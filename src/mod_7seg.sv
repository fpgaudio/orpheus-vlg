==> flow/design.v <==
module mod_7seg#
  ( parameter DEFAULT_STATE = 7'b0000000  
  ) ( output logic [0:6] o_segments  
  , input logic [3:0] i_value  
  , input logic i_clk  
  , input logic i_nrst  
  );
  always @(posedge i_clk or negedge i_nrst)
    if (!i_nrst) begin
      o_segments <= ~DEFAULT_STATE;
    end else begin
      case (i_value)
        4'h0: begin
          o_segments <= ~7'b1111110;
        end
        4'h1: begin
          o_segments <= ~7'b0110000;
        end
        4'h2: begin
          o_segments <= ~7'b1101101;
        end
        4'h3: begin
          o_segments <= ~7'b1111001;
        end
        4'h4: begin
          o_segments <= ~7'b0110011;
        end
        4'h5: begin
          o_segments <= ~7'b1011011;
        end
        4'h6: begin
          o_segments <= ~7'b1011111;
        end
        4'h7: begin
          o_segments <= ~7'b1110000;
        end
        4'h8: begin
          o_segments <= ~7'b1111111;
        end
        4'h9: begin
          o_segments <= ~7'b1111011;
        end
        4'ha: begin
          o_segments <= ~7'b1110111;
        end
        4'hb: begin
          o_segments <= ~7'b0011111;
        end
        4'hc: begin
          o_segments <= ~7'b1001110;
        end
        4'hd: begin
          o_segments <= ~7'b0111101;
        end
        4'he: begin
          o_segments <= ~7'b1001111;
        end
        4'hf: begin
          o_segments <= ~7'b1000111;
        end
        default: begin
          o_segments <= ~DEFAULT_STATE;
        end
      endcase
    end
endmodule
From RTL to reports: mod_7seg
What the tools print for mod_7seg, step after step.
Lines are those of the file above, counted from 1.
Operators: Yosys type, input widths -> output width; for muxes data width and select width s.
A cell with -- has no value.
- design top: mod_7seg
- clock input: i_clk
- library: sky130hd
- corner: tt_025C_1v80

Elaborated design
Yosys after proc, flatten, opt, wreduce and memory -nomap, before mapping. Enables and synchronous resets that opt folds into registers are not counted as muxes. Memory bits, and registers merged into a memory's read port (data or address), are not among the register bits. Print and check cells are not counted. Equal cells are merged and count once.
Yosys's memory passes give these memory sizes; they may raise the number of words (mostly to a power of two), join words into wider ones and drop unused or constant bits.
- reductions and logical operators: 1
- operators with widths (operator ; number):
    $logic_not 1->1 ; 1
- noted register bits: 0
- clocked read ports x word width: 7
- output and inout bits: 7
- input port bits: 6
- elaborated cells at 2
- memories at 1
- noted bits in read-only memories: 112
- memory list (name ; words ; width ; rd ports ; wr ports ; RTL line ; text):
    (name not given) ; 16 ; 7 ; 1 ; 0 ; 12 ; case (i_value)

Logic depth
Yosys ltp: most cells in a row. Word level: on the elaborated netlist, between registers, memories and ports. Mapped: between sequential cells and ports; inverters and the memories' decode and read muxes count.
- noted depth after elaboration: 1
- ABC_AREA at 0
- mapped depth: 5
- gate-level depth less buffers: 5

After synthesis
Yosys stat after the flow's synthesis: flattened, memories mapped to cells. It holds for the ABC_AREA given above (unset counts as 0); a run with the other value may have another netlist.
The area totals of this step are shown rounded.
- cell types (type ; number ; area in all (µm²)):
    sky130_fd_sc_hd__dfstp_2 ; 7 ; 183.926
    sky130_fd_sc_hd__ha_1 ; 7 ; 87.584
    sky130_fd_sc_hd__mux2i_1 ; 6 ; 60.058
    sky130_fd_sc_hd__mux4_2 ; 1 ; 22.522
    sky130_fd_sc_hd__nor2_1 ; 5 ; 18.768
    sky130_fd_sc_hd__nand2b_1 ; 2 ; 12.512
    sky130_fd_sc_hd__buf_6 ; 1 ; 11.261
    sky130_fd_sc_hd__inv_1 ; 3 ; 11.261
    sky130_fd_sc_hd__a21oi_1 ; 2 ; 10.01
    sky130_fd_sc_hd__a32o_1 ; 1 ; 10.01
    sky130_fd_sc_hd__o21ai_1 ; 2 ; 10.01
    sky130_fd_sc_hd__o211ai_1 ; 1 ; 7.507
    sky130_fd_sc_hd__clkbuf_1 ; 1 ; 3.754
    sky130_fd_sc_hd__nand2_1 ; 1 ; 3.754
- noted flip-flops: 7
- cell area after synthesis at 453 µm²
- noted standard cells after synthesis: 40
- noted sequential area: 184 µm²
- buffers at 2

Worst setup path after synthesis
OpenSTA on the mapped netlist: ideal clock, no wires. The path of least setup slack (recovery checks aside). Input and output delay are each 20% of the period. Register names are those of the netlist, which keeps one name where synthesis merged equal registers.
- kind: input to register
- start point: input port i_value[0]
- end point: register o_segments[3]
- input delay at 0.230 ns
- period at 1.15 ns
- buffers on the path: 0
- stages at 4
- library setup time at 0.094 ns
- noted setup slack: 0.034 ns
- noted arrival time: 1.023 ns
- noted time at the first pin: 0.230 ns
- delay of the path: 0.887 ns
- required time: 1.056 ns
- noted synthesis period reached: 1.116 ns
"delay of the path" = arrival - input delay + setup time.
"stages" counts driving pins, that of a launching flip-flop among them; a cell with two outputs on the path counts twice.
"synthesis period reached" is the clock period less the worst setup slack; recovery checks do not enter. This is arithmetic on one report: input and output delays are still those of the set period (20% each).
A register here has more assigning lines than the two given.
- cell sequence: sky130_fd_sc_hd__inv_1 -> sky130_fd_sc_hd__ha_1 -> sky130_fd_sc_hd__inv_1 -> sky130_fd_sc_hd__mux4_2
- RTL lines, path post-synthesis (what ; RTL line ; text):
    start: declaration ; 4 ; , input logic [3:0] i_value
    end: assignment ; 14 ; o_segments <= ~7'b1111110;
    end: assignment ; 17 ; o_segments <= ~7'b0110000;
    end: declaration ; 3 ; ) ( output logic [0:6] o_segments
Chain of elaborated cells between the ends: none given.

Timing after layout
From the final timing report of flow run 2: the path of least setup slack in the routed layout; clock arrival at registers is part of the times.
- kind: register to output
- start point: register o_segments[3]
- end point: output port o_segments[3]
- required time: 0.93 ns
- noted setup slack: 0.07 ns
- noted time at the first pin: 0.24 ns
- buffers on the path: 1
- noted arrival time: 0.85 ns
- output delay at 0.23 ns
- period at 1.16 ns
- stages at 2
A register here has more assigning lines than the two given.
- cell sequence: sky130_fd_sc_hd__dfstp_2 -> sky130_fd_sc_hd__buf_6
- cells in the longest elaborated chain at 0
- elaborated cells on any way between the ends: 0
- noted source lines of those cells: 0
- RTL lines, path post-layout (what ; RTL line ; text):
    start: declaration ; 3 ; ) ( output logic [0:6] o_segments
    start: assignment ; 14 ; o_segments <= ~7'b1111110;
    start: assignment ; 17 ; o_segments <= ~7'b0110000;
    end: declaration ; 3 ;

Ticket comment

Measured data: module mod_7seg, platform sky130hd, 2 stored runs of the flow under differing settings, order arbitrary. Input and output delays are each 20% of the period that was set; the output load is 0.01 pF.
"reached clock period": clock period set for the run, less the worst setup slack. It is reckoned from that one timing run; input and output delays stay at 20% of the period that was set.
By "critical path time" is meant the share of the clock period that the worst setup path is allowed (20% is reserved at inputs, 20% at outputs), minus its slack. Clock arrival times at its registers enter into it.
"power consumption": no workload was simulated; the value follows from the tool's default switching activity.
The results are shown rounded.

Flow run 1
Settings were period_ns = 1.24; CORE_UTILIZATION = 65; SETUP_SLACK_MARGIN = 0.06; HOLD_SLACK_MARGIN = 0.18; CELL_PAD_IN_SITES_GLOBAL_PLACEMENT = 1; ABC_AREA = 1; CTS_CLUSTER_DIAMETER = 346; CAP_MARGIN = 40; SLEW_MARGIN = 5; MAX_ROUTING_LAYER = met4; CORE_MARGIN = 2
- unfinished; error PDN-0185 in floorplanning

Flow run 2
Settings were period_ns = 1.16; CORE_UTILIZATION = 41; SETUP_SLACK_MARGIN = 0.14; PLACE_DENSITY_LB_ADDON = 0.1; CELL_PAD_IN_SITES_GLOBAL_PLACEMENT = 0; CTS_CLUSTER_DIAMETER = 207; CAP_MARGIN = 40; SLEW_MARGIN = 20; MIN_ROUTING_LAYER = met2; CORE_MARGIN = 2
- chip area in the Yosys report at 453 µm²
- area inside the die boundary: 1390 µm²
- standard-cell area after routing: 778 µm²
- final utilization: 79.6 %
- setup slack of the worst path: 0.073 ns
- post-route setup TNS at 0.000 ns
- noted the final worst hold slack: 0.390 ns
- power consumption at 728 µW
- noted the reached clock period: 1.087 ns
- critical path time at 0.85 ns
- worst setup path type: register to output
